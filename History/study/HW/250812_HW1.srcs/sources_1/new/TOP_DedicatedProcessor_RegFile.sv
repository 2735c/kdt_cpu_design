==> flow/design.v <==
`timescale 1ns / 1ps
module TOP (
    input logic clk,
    input logic rst,
    output logic [3:0] fndCom,
    output logic [7:0] fndFont
);
    logic clk_10hz;
    logic [7:0] OutPort;
    clk_div_10hz U_ClkDiv (
        .clk(clk),
        .rst(rst),
        .clk_10hz(clk_10hz)
    );
    DedicatedProcessor_RegFile U_DedicatedProcessor_RegFile (
        .clk(clk_10hz),
        .rst(rst),
        .OutPort(OutPort)
    );
    fndController U_FndController (
        .clk(clk),
        .rst(rst),
        .number({6'b0, OutPort}),
        .fndCom(fndCom),
        .fndFont(fndFont)
    );
endmodule
module clk_div_10hz (
    input  logic clk,
    input  logic rst,
    output logic clk_10hz
);
    logic [$clog2(10_000_0000 -1):0] div_counter;
    always_ff @(posedge clk or posedge rst) begin
        if (rst) begin
            div_counter <= 0;
            clk_10hz <= 1'b0;
        end else begin
            if (div_counter == 10_000_000 - 1) begin   
                div_counter <= 0;
                clk_10hz <= 1'b1;
            end else begin
                div_counter <= div_counter + 1;
                clk_10hz <= 1'b0;
            end
        end
    end
endmodule
module DedicatedProcessor_RegFile (
    input logic clk,
    input logic rst,
    output logic [7:0] OutPort
);
    logic       RFSrcMuxSel;
    logic [2:0] RAddr1;
    logic [2:0] RAddr2;
    logic [2:0] WAddr;
    logic       we;
    logic       OutPortEn;
    logic       R1Le10;
    Datapath U_Datapath (.*);
    ControlUnit U_ControlUnit (.*);
endmodule
# From RTL to reports: clk_div_10hz
# Tool output for the design above, in the order of the flow.
# Line numbers count from 1 in the design file above.
# Library cell names are shortened.
# The mark -- stands for no value.
[inputs]
top = "clk_div_10hz"
clk_port = "clk"
lib = "sky130hd"
pvt_corner = "tt_025C_1v80"

# Word level
# Counts by Yosys on the flattened word-level netlist (proc, flatten, opt, wreduce; memories kept). Register bits leave out memories and registers merged into their read ports (data or address); mux counts leave out enables and synchronous resets folded into registers. Print and check cells are left out. Cells with the same type and inputs are merged into one.
[op_classes]
addsub = 1
muxes = 2
eq_ne = 1
[op_table]
columns = ["op", "count"]
rows = [
  ["adder 28 x 1 -> 28 bit with constant B", 1],
  ["equality test 28 x 24 -> 1 bit with constant B", 1],
  ["2-to-1 mux 28 bit", 1],
  ["2-to-1 mux 1 bit", 1],
]
[bits]
word_cells = 6
regBits = 29
out_inout_bits = 1
in_bits = 2

# Longest topological paths
# Depth = most cells in a row (Yosys ltp): at word level without a register or memory, in the mapped netlist without a sequential cell, where the memories' decode and read muxes count.
[logic_depth]
ltp_word = 2
ABC_AREA = 0
ltp_mapped = 7
ltp_nobuf = 5

# Synthesis result
# Source: synth_stat.txt of the flow (Yosys; design flattened, memories mapped). It holds for the ABC_AREA given above (unset counts as 0); a run with the other value may have another netlist.
# Totals and module areas in this step are rounded.
[mapped]
ff_cells = 29
yosys_area_um2 = 1448
sequential_area_um2 = 725.7
n_buf = 3
mapped_cells = 134
[types]
columns = ["type", "count", "area_total_um2"]
rows = [
  ["dfrtp_1", 29, 725.696],
  ["xnor2_1", 17, 148.893],
  ["nand4_1", 10, 62.56],
  ["nand3_1", 10, 50.048],
  ["and3_1", 7, 43.792],
  ["nor4b_1", 4, 35.034],
  ["nor2_1", 8, 30.029],
  ["and4_1", 3, 26.275],
  ["nand2_1", 7, 26.275],
  ["xor2_1", 3, 26.275],
  ["nand4_4", 1, 21.27],
  ["nor3_1", 4, 20.019],
  ["o21ai_0", 3, 15.014],
  ["or4b_4", 1, 13.763],
  ["ha_1", 1, 12.512],
  ["nand4_2", 1, 12.512],
  ["or3_1", 2, 12.512],
  ["inv_1", 3, 11.261],
]
# Other cell types: 18; their cells: 20.

# Path before layout
# Path of least setup slack by OpenSTA after synthesis, without wires, with an ideal clock, recovery checks aside; 20% of the period is set as input and as output delay. Where synthesis merged equal registers, the netlist keeps one of their names.
[synth_path]
path_type = "register to register"
from = "register div_counter[0]"
to = "register div_counter[5]"
required_time_ps = 1811
driving_pins = 8
arrival_time_ps = 1599
launch_ps = 0
n_path_buf = 2
period_ps = 1950
delay_ps = 1738
setup_time_ps = 139
setup_slack_ps = 212
synth_period_reached_ps = 1738
# "delay_ps" is the arrival time less input delay plus setup time.
# "driving_pins": output pins that drive a net of the path, with the launching flip-flop's if there is one; two outputs of one cell count as two.
# "synth_period_reached_ps" is the clock period less the worst setup slack; recovery checks do not enter. This is arithmetic on one report: input and output delays are still those of the set period (20% each).
# The rows between start and end are the longest chain of elaborated cells between them; the timing report does not say that the signal goes this way. Where chains are equally long, one stands for them.
# Each line given opens the expression or statement behind the cell; cells for indexed reads and writes are added by Yosys, which also makes memories of some case tables.
# At most two assigning lines are given for a register; there are more.
[synth_between]
path_cell_list = "dfrtp_1 > ha_1 > and4_1 > clkbuf_1 > nand3_1 > nor3_1 > buf_4 > o221ai_1"
elab_chain_len = 2
cells_between = 3
lines_between = 2
classes_between = "1 x add/sub; 1 x eq/ne; 1 x mux"
[synth_rtl]
columns = ["element", "line", "rtl"]
rows = [
  ["start: declaration", 33, "logic [$clog2(10_000_0000 -1):0] div_counter;"],
  ["start: assignment", 36, "div_counter <= 0;"],
  ["start: assignment", 43, "div_counter <= div_counter + 1;"],
  ["adder 28 x 1 -> 28 bit", 43, ""],
  ["2-to-1 mux 28 bit", 39, "if (div_counter == 10_000_000 - 1) begin"],
  ["end: assignment", 40, "div_counter <= 0;"],
  ["end: assignment", 43, ""],
  ["end: declaration", 33, ""],
]

# Path in the finished layout
# From the final timing report of stored run 1: the path of least setup slack in the routed layout; clock arrival at registers is part of the times.
# The report prints the path's times to 10 ps; the period is as set.
[layout_path]
path_type = "register to register"
from = "register div_counter[7]"
to = "register div_counter[27]"
required_time_ps = 3280
period_ps = 3060
setup_slack_ps = 1250
setup_time_ps = 100
driving_pins = 5
n_path_buf = 0
arrival_time_ps = 2030
launch_ps = 310
# The rows between start and end are the longest chain of elaborated cells between them; the timing report does not say that the signal goes this way. Where chains are equally long, one stands for them.
# At most two assigning lines are given for a register; there are more.
[layout_between]
path_cell_list = "dfrtp_1 > nand4_2 > nor3_1 > nand4_1 > xnor2_1"
elab_chain_len = 2
cells_between = 3
lines_between = 2
classes_between = "1 x add/sub; 1 x eq/ne; 1 x mux"
[layout_rtl]
columns = ["element", "line", "rtl"]
rows = [
  ["start: declaration", 33, "logic [$clog2(10_000_0000 -1):0] div_counter;"],
  ["start: assignment", 36, "div_counter <= 0;"],
  ["start: assignment", 43, "div_counter <= div_counter + 1;"],
  ["adder 28 x 1 -> 28 bit", 43, ""],
  ["2-to-1 mux 28 bit", 39, "if (div_counter == 10_000_000 - 1) begin"],
  ["end: assignment", 40, "div_counter <= 0;"],
  ["end: assignment", 43, ""],
  ["end: declaration", 33, ""],
]

# Stored flow runs of clk_div_10hz (2 of them; Yosys, OpenROAD, sky130hd). They differ in their settings and are not a sequence. Constraints: input delay and output delay 20% of the set period each, output load 0.01 pF.
# "period_reached_ps" means the clock period less the worst setup slack. The figure is calculated, with input and output delays left at 20% of the set period.
# By "worst_setup_path_time_ps" is meant the share of the clock period that the worst setup path is allowed (20% is reserved at inputs, 20% at outputs), minus its slack. Clock arrival times at its registers enter into it.
# "fin_power_mw" rests on the timing tool's default activity at the inputs, not on a simulated workload.
# "worst_setup_path_time_ps" is known to 10 ps.
# Measured values are rounded.

[[run]]
name = "stored run 1"
[run.settings]
period_ns = 3.06
CORE_UTILIZATION = 46
SETUP_SLACK_MARGIN = 0.82
CORE_ASPECT_RATIO = 1.25
CORE_MARGIN = 3
CELL_PAD_IN_SITES_GLOBAL_PLACEMENT = 1
TNS_END_PERCENT = 90
GPL_ROUTABILITY_DRIVEN = 1
CTS_CLUSTER_DIAMETER = 149
CAP_MARGIN = 25
SLEW_MARGIN = 20
[run.results]
synthArea_um2 = 1448
die_area_um2 = 3860
cell_area_final_um2 = 1568
util_pct = 52.7
ws_setup_ps = 1250
timing.setup.tns_ps = 0
ws_hold_ps = 484
fin_power_mw = 0.6274
period_reached_ps = 1810
worst_setup_path_time_ps = 1810
path_kind = "register to register"

[[run]]
name = "stored run 2"
[run.settings]
period_ns = 2.28
CORE_UTILIZATION = 21
SETUP_SLACK_MARGIN = 0.51
PLACE_DENSITY_LB_ADDON = 0.07
GPL_ROUTABILITY_DRIVEN = 0
CTS_CLUSTER_SIZE = 50
MIN_ROUTING_LAYER = "met2"
MAX_ROUTING_LAYER = "met4"
CAP_MARGIN = 20
CORE_MARGIN = 2
SLEW_MARGIN = 20
[run.results]
synthArea_um2 = 1448
die_area_um2 = 7573
cell_area_final_um2 = 1822
util_pct = 27.1
ws_setup_ps = 565
timing.setup.tns_ps = 0
ws_hold_ps = 490
fin_power_mw = 1.004
period_reached_ps = 1715
worst_setup_path_time_ps = 1720
path_kind = "register to register"
