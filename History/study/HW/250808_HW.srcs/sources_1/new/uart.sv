==> flow/design.v <==
`timescale 1ns / 1ps
module uart (
    input logic clk,
    input logic rst,
    input logic rx,
    output logic tx_busy,
    output logic tx_done,
    output logic [7:0] tx_data,
    output logic rx_done,
    output logic tx
);
    logic br_tick;
    baudrate_gen U_baudrate_gen (
        .clk(clk),
        .rst(rst),
        .br_tick(br_tick)
    );
    transmitter U_transmitter (
        .clk(clk),
        .rst(rst),
        .br_tick(br_tick),
        .start(rx_done),
        .tx_data(tx_data),
        .tx_busy(tx_busy),
        .tx_done(tx_done),
        .tx(tx)
    );
    receiver U_receiver (
        .clk(clk),
        .rst(rst),
        .br_tick(br_tick),
        .rx(rx),
        .rx_done(rx_done),
        .rx_data(tx_data)
    );
endmodule
module baudrate_gen (
    input  logic clk,
    input  logic rst,
    output logic br_tick
);
    logic [$clog2(100_000_000/9600/16) -1:0] br_counter;   
    always_ff @(posedge clk or posedge rst) begin : blockName
        if (rst) begin
            br_counter <= 0;
            br_tick <= 1'b0;
        end else begin
            if  (br_counter == 100_000_000/9600 /16 -1) begin  
                br_counter <= 0;
                br_tick <= 1'b1;
            end else begin
                br_counter <= br_counter + 1;
                br_tick <= 1'b0;
            end
        end
    end
endmodule
module transmitter (
    input  logic       clk,
    input  logic       rst,
    input  logic       br_tick,
    input  logic       start,
    input  logic [7:0] tx_data,
    output logic       tx_busy,
    output logic       tx_done,
    output logic       tx
);
    typedef enum {
        IDLE,
        START,
        DATA,
        STOP
    } tx_state_e;
    tx_state_e tx_state, tx_next_state;
    logic [7:0] temp_data_reg, temp_data_next;
    logic tx_reg, tx_next;
    logic [3:0] tick_cnt_reg, tick_cnt_next;
    logic [2:0] bit_cnt_reg, bit_cnt_next;
    logic tx_busy_reg, tx_busy_next;
    logic tx_done_reg, tx_done_next;
    assign tx = tx_reg;
    assign tx_busy = tx_busy_reg;
    assign tx_done = tx_done_reg;
    always_ff @(posedge clk or posedge rst) begin
        if (rst) begin
            tx_state <= IDLE;
            temp_data_reg <= 8'b0;   
            tx_reg <= 1'b1;
            tick_cnt_reg <= 0;
            bit_cnt_reg <= 0;
            tx_done_reg = 0;
            tx_busy_reg = 0;
        end else begin
            tx_state <= tx_next_state;
            temp_data_reg <= temp_data_next;   
            tx_reg <= tx_next;
            tick_cnt_reg <= tick_cnt_next;
            bit_cnt_reg <= bit_cnt_next;
            tx_done_reg = tx_done_next;
            tx_busy_reg = tx_busy_next;
        end
    end
    always_comb begin
        tx_next_state = tx_state;   
        temp_data_next = temp_data_reg;   
        tx_next = tx_reg;
        tick_cnt_next = tick_cnt_reg;
        bit_cnt_next = bit_cnt_reg;
        tx_busy_next = tx_busy_reg;
        tx_done_next = tx_done_reg;
        case (tx_state)
            IDLE: begin
                tx_next = 1'b1;
                tx_done_next = 0;
                tx_busy_next = 0;
                if (start) begin
                    tx_next_state  = START;
                    temp_data_next = tx_data;
                    tick_cnt_next  = 0;
                    bit_cnt_next   = 0;
                    tx_busy_next   = 1;
                end
            end
            START: begin
                tx_next = 1'b0;   
                if (br_tick) begin
                    if (tick_cnt_reg == 15) begin
                        tx_next_state = DATA;
                        tick_cnt_next = 0;
                    end else begin
                        tick_cnt_next = tick_cnt_reg + 1;
                    end
                end
            end
            DATA: begin
                tx_next = temp_data_reg[0];  
                if (br_tick) begin
                    if (tick_cnt_reg == 15) begin
                        tick_cnt_next = 0;
                        if (bit_cnt_reg == 7) begin
                            tx_next_state = STOP;
                            bit_cnt_next  = 0;
                        end else begin
                            temp_data_next = {1'b0, temp_data_reg[7:1]};
                            bit_cnt_next   = bit_cnt_reg + 1;
                        end
                    end else begin
                        tick_cnt_next = tick_cnt_reg + 1;
                    end
                end
            end
            STOP: begin
                tx_next = 1'b1;   
                if (br_tick) begin
                    if (tick_cnt_reg == 15) begin
                        tx_next_state = IDLE;
                        tick_cnt_next = 0;
                        tx_busy_next  = 0;
                        tx_done_next  = 1;
                    end else begin
                        tick_cnt_next = tick_cnt_reg + 1;
                    end
                end
            end
        endcase
    end
endmodule
module receiver (
    input  logic       clk,
    input  logic       rst,
    input  logic       br_tick,
    input  logic       rx,
    output logic       rx_done,
    output logic [7:0] rx_data
);
    typedef enum {
        IDLE,
        START,
        DATA,
        STOP
    } rx_state_e;
    rx_state_e rx_state, rx_next_state;
    logic [7:0] rx_data_reg, rx_data_next;
    logic [4:0] tick_cnt_reg, tick_cnt_next;
    logic [2:0] bit_cnt_reg, bit_cnt_next;
    logic rx_done_reg, rx_done_next;
    assign rx_done = rx_done_reg;
    assign rx_data = rx_data_reg;
    always_ff @(posedge clk or posedge rst) begin
        if (rst) begin
            rx_state <= IDLE;
            rx_data_reg <= 8'b0;   
            tick_cnt_reg <= 0;
            bit_cnt_reg <= 0;
            rx_done_reg = 0;
        end else begin
            rx_state <= rx_next_state;
            rx_data_reg <= rx_data_next;   
            tick_cnt_reg <= tick_cnt_next;
            bit_cnt_reg <= bit_cnt_next;
            rx_done_reg = rx_done_next;
        end
    end
    always_comb begin
        rx_next_state = rx_state;
        rx_data_next  = rx_data_reg;
        tick_cnt_next = tick_cnt_reg;
        bit_cnt_next  = bit_cnt_reg;
        rx_done_next  = rx_done_reg;
        case (rx_state)
            IDLE: begin
                rx_done_next = 0;
                if (rx == 0) begin
                    rx_next_state = START;
                    rx_data_next  = '0;
                    tick_cnt_next = 0;
                    bit_cnt_next  = 0;
                end
            end
            START: begin
                if (br_tick) begin
                    if (tick_cnt_reg == 7) begin
                        rx_next_state = DATA;
                        tick_cnt_next = 0;
                    end else begin
                        tick_cnt_next = tick_cnt_reg + 1;
                    end
                end
            end
            DATA: begin
                if (br_tick) begin
                    if (tick_cnt_reg == 15) begin
                        tick_cnt_next = 0;
                        rx_data_next = {rx, rx_data_reg[7:1]};
                        if (bit_cnt_reg == 7) begin
                            rx_next_state = STOP;
                            bit_cnt_next  = 0;
                        end else begin
                            bit_cnt_next = bit_cnt_reg + 1;
                        end
                    end else begin
                        tick_cnt_next = tick_cnt_reg + 1;
                    end
                end
            end
            STOP: begin
                if (br_tick) begin
                    if (tick_cnt_reg == 23) begin
                        rx_next_state = IDLE;
                        tick_cnt_next = 0;
                        rx_done_next  = 1;
                    end else begin
                        tick_cnt_next = tick_cnt_reg + 1;
                    end
                end
            end
        endcase
    end
endmodule
# Reports on uart
# What the tools print for uart, step after step.
# Line numbers count from 1 in the design file above.
# Library cell names are shortened.
# A cell with - has no value.
# inputs
design,uart
clock_port,clk
library,sky130hd
corner,tt_025C_1v80

# Elaborated design
# Source: Yosys, flattened and elaborated, memories not mapped. Widths are those after wreduce. Registers that Yosys merges into a memory's read port (data or address) are not register bits. Print and check cells do not count.
# word_totals
reg_bits,110
latch_bits,0
ram_bits,0
romBits,0
clocked_rd_ports_x_width,0
n_memories,0
input_bits,3
out_inout_bits,12
wordCells,132
# op_classes
addsub,5
multipliers,0
div,0
n_cmp,0
n_eq,31
shift,0
muxes,62
n_logic,0
reduce_logical,20
# op_table
op,n
32-bit two-way mux,16
32-bit parallel mux with 4-bit select,2
32-bit by 2-bit equality test with 1-bit output (second input constant),4
32-bit by 1-bit equality test with 1-bit output (second input constant),2
32-bit zero test,2
8-bit two-way mux,7
5-bit two-way mux,7
8-bit parallel mux with 2-bit select,2
3-bit two-way mux,8
2-bit by 1-bit inequality test with 1-bit output (second input constant),10
5-bit parallel mux with 4-bit select,1
9-bit AND reduction,2
2-bit inequality test (second input constant),8
3-bit parallel mux with 2-bit select,2
4-bit two-way mux,3
10-bit by 1-bit adder with 10-bit output (second input constant),1
10-bit equality test (second input constant),1
5-bit AND reduction,2
10-bit two-way mux,1
3-bit AND reduction,3
2-bit nonzero test,4
4-bit AND reduction,2
4-bit nonzero test,2
4-bit parallel mux with 2-bit select,1
1-bit two-way mux,8
3-bit by 1-bit adder with 3-bit output (second input constant),2
3-bit equality test (second input constant),2
1-bit parallel mux with 2-bit select,3
# Not listed: further kinds 10, cells in them 10.

# Depth
# Longest topological path by Yosys (ltp), each cell counted once; first at word level (registers and memories cut), then after technology mapping (sequential cells cut; the memories' decode and read muxes count).
# logic_depth
ltp_word,5
abc_area,0
ltp_mapped,8
mapped_depth_nobuf,7

# Synthesis result
# Yosys stat after the flow's synthesis: flattened, memories mapped to cells. It holds for the ABC_AREA given above (unset counts as 0); a run with the other value may have another netlist.
# Totals and module areas in this step are rounded.
# types
cell_type,n,type_area_um2
dfrtp_1,51,1.28E+03
a22o_1,20,175.168
ha_1,12,150.144
mux2_4,7,105.101
mux2_2,8,90.086
dfstp_2,3,78.826
o21ai_0,15,75.072
nand2_1,16,60.058
inv_1,15,56.304
nor2_1,15,56.304
xnor2_1,6,52.55
nand3_1,10,50.048
a22o_2,4,40.038
and3_1,6,37.536
a21oi_1,7,35.034
nand4_1,5,31.28
buf_2,6,30.029
mux2i_1,3,30.029
# Not listed: further types 28, cells in them 38.
# synth_totals
mapped_cells,247
mapped_area_um2,2730
ffs,54
buf_cells,9
# The figures by module come from a second, unflattened synthesis with its own total; it is not the netlist above.
# unflattened
cells_unflattened,273
area_unflattened_um2,2790
# Each row is one instance without its submodules.
# modules
mod,instances,n_cells,area_um2,mod_seq_area_um2
transmitter,1,115,1160,553
receiver,1,110,1080,527
baudrate_gen,1,48,553,275
uart,1,0,0.0,0.0

# Path before layout
# OpenSTA on the mapped netlist: ideal clock, no wires. The path of least setup slack (recovery checks aside). Input and output delay are each 20% of the period. Register names are those of the netlist, which keeps one name where synthesis merged equal registers.
# synth_timing
kind,register to register
from,register U_receiver.tick_cnt_reg[0]
to,register U_receiver.bit_cnt_reg[1]
period_ns,2.0
setup_ns,0.095
t_first_pin_ns,0.000
t_arrival_ns,1.749
required_time_ns,1.905
setup_slack_ns,0.155
path_delay_ns,1.844
path_stages,9
path_buffers,1
synth_period_reached_ns,1.845
# "path_delay_ns" is the arrival time less input delay plus setup time.
# "path_stages": output pins that drive a net of the path, with the launching flip-flop's if there is one; two outputs of one cell count as two.
# "synth_period_reached_ns" is the clock period less the worst setup slack; recovery checks do not enter. This is arithmetic on one report: input and output delays are still those of the set period (20% each).
# The rows between start and end are the longest chain of elaborated cells between them; the timing report does not say that the signal goes this way. Where chains are equally long, one stands for them.
# A line is the first line of the expression or statement that the cell stems from. Yosys adds cells for indexed reads and writes and turns some case tables into memories.
# synth_between
cell_sequence,dfrtp_1 ha_1 and3_1 ha_1 and3_1 o21ai_0 buf_2 nand2_1 o31ai_1
elab_chain_cells,4
cone_cells,6
cone_lines,3
cone_classes,2 x eq/ne; 3 x mux; 1 x reduce/logical
# synth_rtl
item,line_no,source
"start, declared",184,"logic [4:0] tick_cnt_reg, tick_cnt_next;"
"start, assigned",193,tick_cnt_reg <= 0;
"start, assigned",199,tick_cnt_reg <= tick_cnt_next;
5-bit by 4-bit equality test with 1-bit output,232,if (tick_cnt_reg == 15) begin
3-bit two-way mux,232,
3-bit two-way mux,231,if (br_tick) begin
3-bit parallel mux with 2-bit select,210,case (rx_state)
"end, assigned",194,bit_cnt_reg <= 0;
"end, assigned",200,bit_cnt_reg <= bit_cnt_next;
"end, declared",185,"logic [2:0] bit_cnt_reg, bit_cnt_next;"

# Worst path after layout
# Path of least setup slack in the final report of flow run 1 (OpenROAD, finished layout, wires in). Where an end is a register, its clock arrival counts in the times.
# layout_timing
kind,register to register
from,register U_receiver.tick_cnt_reg[0]
to,register U_receiver.bit_cnt_reg[1]
period_ns,2.51
setup_ns,0.08
t_first_pin_ns,0.29
t_arrival_ns,2.11
required_time_ns,2.71
setup_slack_ns,0.61
path_stages,9
path_buffers,1
# The rows between start and end are the longest chain of elaborated cells between them; the timing report does not say that the signal goes this way. Where chains are equally long, one stands for them.
# layout_between
cell_sequence,dfrtp_1 ha_1 and3_1 ha_1 and3_1 o21ai_0 buf_4 nand2_1 o31ai_1
elab_chain_cells,4
cone_cells,6
cone_lines,3
cone_classes,2 x eq/ne; 3 x mux; 1 x reduce/logical
# layout_rtl
item,line_no,source
"start, declared",184,"logic [4:0] tick_cnt_reg, tick_cnt_next;"
"start, assigned",193,tick_cnt_reg <= 0;
"start, assigned",199,tick_cnt_reg <= tick_cnt_next;
5-bit by 4-bit equality test with 1-bit output,232,if (tick_cnt_reg == 15) begin
3-bit two-way mux,232,
3-bit two-way mux,231,if (br_tick) begin
3-bit parallel mux with 2-bit select,210,case (rx_state)
"end, assigned",194,bit_cnt_reg <= 0;
"end, assigned",200,bit_cnt_reg <= bit_cnt_next;
"end, declared",185,"logic [2:0] bit_cnt_reg, bit_cnt_next;"

Appendix: measured runs

Measured results for uart: 2 stored runs of the Yosys and OpenROAD flow on sky130hd. The settings differ; the order carries no meaning. The constraints put input and output delay at 20% of the set period each and load the outputs with 0.01 pF.
By "timing.worst_path_ns" is meant the share of the clock period that the worst setup path is allowed (20% is reserved at inputs, 20% at outputs), minus its slack. Clock arrival times at its registers enter into it.
"total_power_mw" rests on the timing tool's default activity at the inputs, not on a simulated workload.
Results are given in rounded form.

Flow run 1, flow files:
==> flow/run.sh <==
#!/bin/bash
# the make line also repeats the synthesis and layout settings of config.mk as NAME=value (left out here)
make -C /OpenROAD-flow-scripts/flow DESIGN_CONFIG=/design/flow/config.mk WORK_HOME=/design/flow/orfs CLKGATE_MAP_FILE= finish
==> flow/config.mk <==
export PLATFORM = sky130hd
export DESIGN_NAME = uart
export DESIGN_NICKNAME = uart
export VERILOG_FILES = /design/flow/design.v
export SDC_FILE = /design/flow/constraint.sdc
export NUM_CORES = 4
export LEC_CHECK = 0
export ABC_AREA = 0
export CAP_MARGIN = 20
export CELL_PAD_IN_SITES_GLOBAL_PLACEMENT = 1
export CORE_ASPECT_RATIO = 0.89
export CORE_MARGIN = 3
export CORE_UTILIZATION = 16
export GPL_ROUTABILITY_DRIVEN = 1
export MAX_ROUTING_LAYER = met5
export PLACE_DENSITY_LB_ADDON = 0.06
export SETUP_SLACK_MARGIN = 0.49
export SLEW_MARGIN = 25
==> flow/constraint.sdc <==
create_clock -name core_clock -period 2.51 [get_ports {clk}]
set_input_delay 0.5020 -clock core_clock [delete_from_list [all_inputs] [get_ports {clk}]]
set_output_delay 0.5020 -clock core_clock [all_outputs]
set_load 0.01 [all_outputs]

==> results of flow run 1, as CSV <==
result,value
tns_setup_ns,0.000
yosys_chip_area_um2,2730
post_route_util_pct,19.9
ws_setup_ns,0.609
layout_stdcell_area_um2,3280
total_power_mw,1.63
timing.worst_path_ns,1.90
critical_path_kind,"register to register"
final_die_area_um2,18600

Flow run 2, flow files:
==> flow/run.sh <==
#!/bin/bash
# the make line also repeats the synthesis and layout settings of config.mk as NAME=value (left out here)
make -C /OpenROAD-flow-scripts/flow DESIGN_CONFIG=/design/flow/config.mk WORK_HOME=/design/flow/orfs CLKGATE_MAP_FILE= finish
==> flow/config.mk <==
export PLATFORM = sky130hd
export DESIGN_NAME = uart
export DESIGN_NICKNAME = uart
export VERILOG_FILES = /design/flow/design.v
export SDC_FILE = /design/flow/constraint.sdc
export NUM_CORES = 4
export LEC_CHECK = 0
export CAP_MARGIN = 0
export CELL_PAD_IN_SITES_DETAIL_PLACEMENT = 0
export CORE_MARGIN = 9
export CORE_UTILIZATION = 17
export CTS_CLUSTER_DIAMETER = 128
export CTS_CLUSTER_SIZE = 79
export GPL_ROUTABILITY_DRIVEN = 1
export MAX_ROUTING_LAYER = met5
export SETUP_SLACK_MARGIN = 0.29
export SLEW_MARGIN = 20
==> flow/constraint.sdc <==
create_clock -name core_clock -period 1.26 [get_ports {clk}]
set_input_delay 0.2520 -clock core_clock [delete_from_list [all_inputs] [get_ports {clk}]]
set_output_delay 0.2520 -clock core_clock [all_outputs]
set_load 0.01 [all_outputs]

==> results of flow run 2, as CSV <==
result,value
total_power_mw,3.43
tns_setup_ns,-9.49
timing.worst_path_ns,1.61
critical_path_kind,"register to register"
post_route_util_pct,27.8
layout_stdcell_area_um2,4290
ws_setup_ns,-0.355
yosys_chip_area_um2,2730
final_die_area_um2,20900
